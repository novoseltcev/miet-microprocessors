==> flow/design.v <==
module Diode ( 
  input clk, areset,
  input              write_enable, 
  input      [3:  0] byte_enable,
  input      [31: 0] write_data, address,
  output reg [31: 0] data  
);
  always @(posedge clk)
    if(areset)
      data <= 32'b0;
    else if(write_enable 
      && byte_enable[1] 
      && address[3: 2] == 2'b10)
      data <= write_data;
endmodule
Reports on Diode
What the tools print for Diode, step after step.
Line numbers count from 1 in the design file above.
Cell names lack the library's common part.
The mark n/a stands for no value.
- top module: Diode
- clock port: clk
- cell library: sky130hd
- timing corner: tt_025C_1v80

Word level
Source: Yosys, flattened and elaborated, memories not mapped. Widths are those after wreduce; folded enables and synchronous resets count as part of the registers. Registers that Yosys merges into a memory's read port (data or address) are not register bits. Print and check cells do not count. Equal cells are merged and count once.
- noted add/sub/neg operators: 0
- multipliers: 0
- divide/modulo/power cells at 0
- magnitude comparators: 0
- eq/ne operators at 1
- noted shift operators: 0
- multiplexer cells at 0
- bitwise gates (word level) at 0
- reductions and logical operators at 2
- operators by type and width (cell ; count):
    logical AND 1 bit ; 2
    equality test 2 bit (second input constant) ; 1
- register bits after elaboration at 32
- bits in latches: 0
- RAM bits: 0
- bits in read-only memories: 0
- word width x clocked read ports at 0
- noted memory cells: 0

Longest topological paths
Yosys ltp: most cells in a row. Word level: on the elaborated netlist, between registers, memories and ports. Mapped: between sequential cells and ports; inverters and the memories' decode and read muxes count.
- word-level depth at 2
- ABC_AREA at 0
- gate-level depth with buffers at 4
- gate-level depth less buffers: 2

Netlist
Yosys stat after the flow's synthesis: flattened, memories mapped to cells. It holds for the ABC_AREA given above (unset counts as 0); a run with the other value may have another netlist.
The area totals of this step are shown rounded.
- cell types (cell ; count ; total area (um^2)):
    dfxtp_1 ; 32 ; 640.614
    nand2b_1 ; 64 ; 400.384
    mux2i_1 ; 32 ; 320.307
    buf_12 ; 3 ; 60.058
    clkbuf_1 ; 6 ; 22.522
    buf_6 ; 1 ; 11.261
    and4b_1 ; 1 ; 10.01
    buf_2 ; 1 ; 5.005
- cell count at 140
- synthesis area: 1470 um^2
- sequential area: 641 um^2
- flip-flops at 32
- buffer cells at 11

Path before layout
Source: OpenSTA report_checks on the synthesized netlist (no wires, ideal clock, input and output delay 20% of the period each), path of least setup slack; recovery checks are left aside. Register names are those of the netlist, which keeps one name where synthesis merged equal registers.
- kind: input to register
- start: in address[2]
- end: reg data[0]
- period at 1.05 ns
- external input delay at 0.210 ns
- noted launch time at the first pin: 0.210 ns
- noted arrival time: 0.879 ns
- noted required time: 0.978 ns
- setup slack at 0.100 ns
- path delay at 0.741 ns
- driving pins on the path at 4
- noted synthesis period reached: 0.95 ns
"path delay" = arrival - input delay + setup time.
"driving pins on the path": output pins that drive a net of the path, with the launching flip-flop's if there is one; two outputs of one cell count as two.
"synthesis period reached" is the clock period less the worst setup slack; recovery checks do not enter. This is arithmetic on one report: input and output delays are still those of the set period (20% each).
Between the ends stands the longest chain of elaborated cells between them, by number of cells; it is not shown to be the way that was timed. Of several equally long chains one is given.
Each line given opens the expression or statement behind the cell; cells for indexed reads and writes are added by Yosys, which also makes memories of some case tables.
- path through: and4b_1 -> buf_6 -> buf_12 -> mux2i_1
- noted length of the longest elaborated chain: 2
- noted elaborated cells between the ends (all ways): 2
- those cells by class: eq/ne (1); reduce/logical (1)
- ends and longest elaborated chain, post-synthesis (element ; line ; text):
    start, declared ; 5 ; input      [31: 0] write_data, address,
    equality test 2 bit ; 13 ; && address[3: 2] == 2'b10)
    logical AND 1 bit ; 11 ; else if(write_enable
    end, assigned ; 10 ; data <= 32'b0;
    end, assigned ; 14 ; data <= write_data;
    end, declared ; 6 ; output reg [31: 0] data

Path in the finished layout
Path of least setup slack in the final report of entry B (OpenROAD, finished layout, wires in). Where an end is a register, its clock arrival counts in the times.
- kind: register to output
- start: reg data[18]
- end: out data[18]
- period at 0.763 ns
- external output delay: 0.15 ns
- noted launch time at the first pin: 0.28 ns
- noted arrival time: 0.73 ns
- noted required time: 0.61 ns
- setup slack at -0.12 ns
- driving pins on the path at 2
- path through: dfxtp_2 -> buf_6
- noted length of the longest elaborated chain: 0
- noted elaborated cells between the ends (all ways): 0
- ends and longest elaborated chain, post-layout (element ; line ; text):
    start, declared ; 6 ; output reg [31: 0] data
    start, assigned ; 10 ; data <= 32'b0;
    start, assigned ; 14 ; data <= write_data;
    end, declared ; 6 ;

Data sheet: physical implementation of Diode

Diode through Yosys and OpenROAD on sky130hd: 2 stored runs, unordered, with their settings and measured results. The constraints put input and output delay at 20% of the set period each and load the outputs with 0.01 pF.
"achieved clock period" = clock period - worst setup slack. The figure is calculated, with input and output delays left at 20% of the set period.
"time of the worst setup path" = time allowed to the worst setup path (clock period - input delay - output delay, where it has them) - its slack; a late launch clock adds to it, a late capture clock takes from it.
By "total design power" is meant OpenSTA's value without simulated activity: inputs other than the clock are taken to toggle once in ten clock periods, and the tool carries that through the logic.
Values from the reports are rounded here.

Entry A
Settings were period_ns = 1.45; CORE_UTILIZATION = 66; PLACE_DENSITY_LB_ADDON = 0.05; HOLD_SLACK_MARGIN = 0.03; CORE_MARGIN = 4; GPL_ROUTABILITY_DRIVEN = 0; CTS_CLUSTER_DIAMETER = 257; SLEW_MARGIN = 0; CAP_MARGIN = 20
- no final report: placement broke off with FLW-0024

Entry B
Settings were period_ns = 0.763; CORE_UTILIZATION = 38; SETUP_SLACK_MARGIN = 0.17; PLACE_DENSITY_LB_ADDON = 0.14; CORE_ASPECT_RATIO = 1.62; CORE_MARGIN = 8; TNS_END_PERCENT = 20; GPL_TIMING_DRIVEN = 0; CTS_CLUSTER_SIZE = 89; CAP_MARGIN = 15; MIN_ROUTING_LAYER = met1; SLEW_MARGIN = 20
- noted the mapped cell area after synthesis: 1470 um^2
- noted the std-cell area (final layout): 2530 um^2
- worst-case hold slack: 0.279 ns
- worst setup slack after layout at -0.119 ns
- noted the die footprint: 6170 um^2
- noted the achieved clock period: 0.882 ns
- post-route setup TNS: -4.36 ns
- noted the time of the worst setup path: 0.73 ns
- worst setup path type: register to output
- total design power at 3.63 mW
- utilization: 0.665
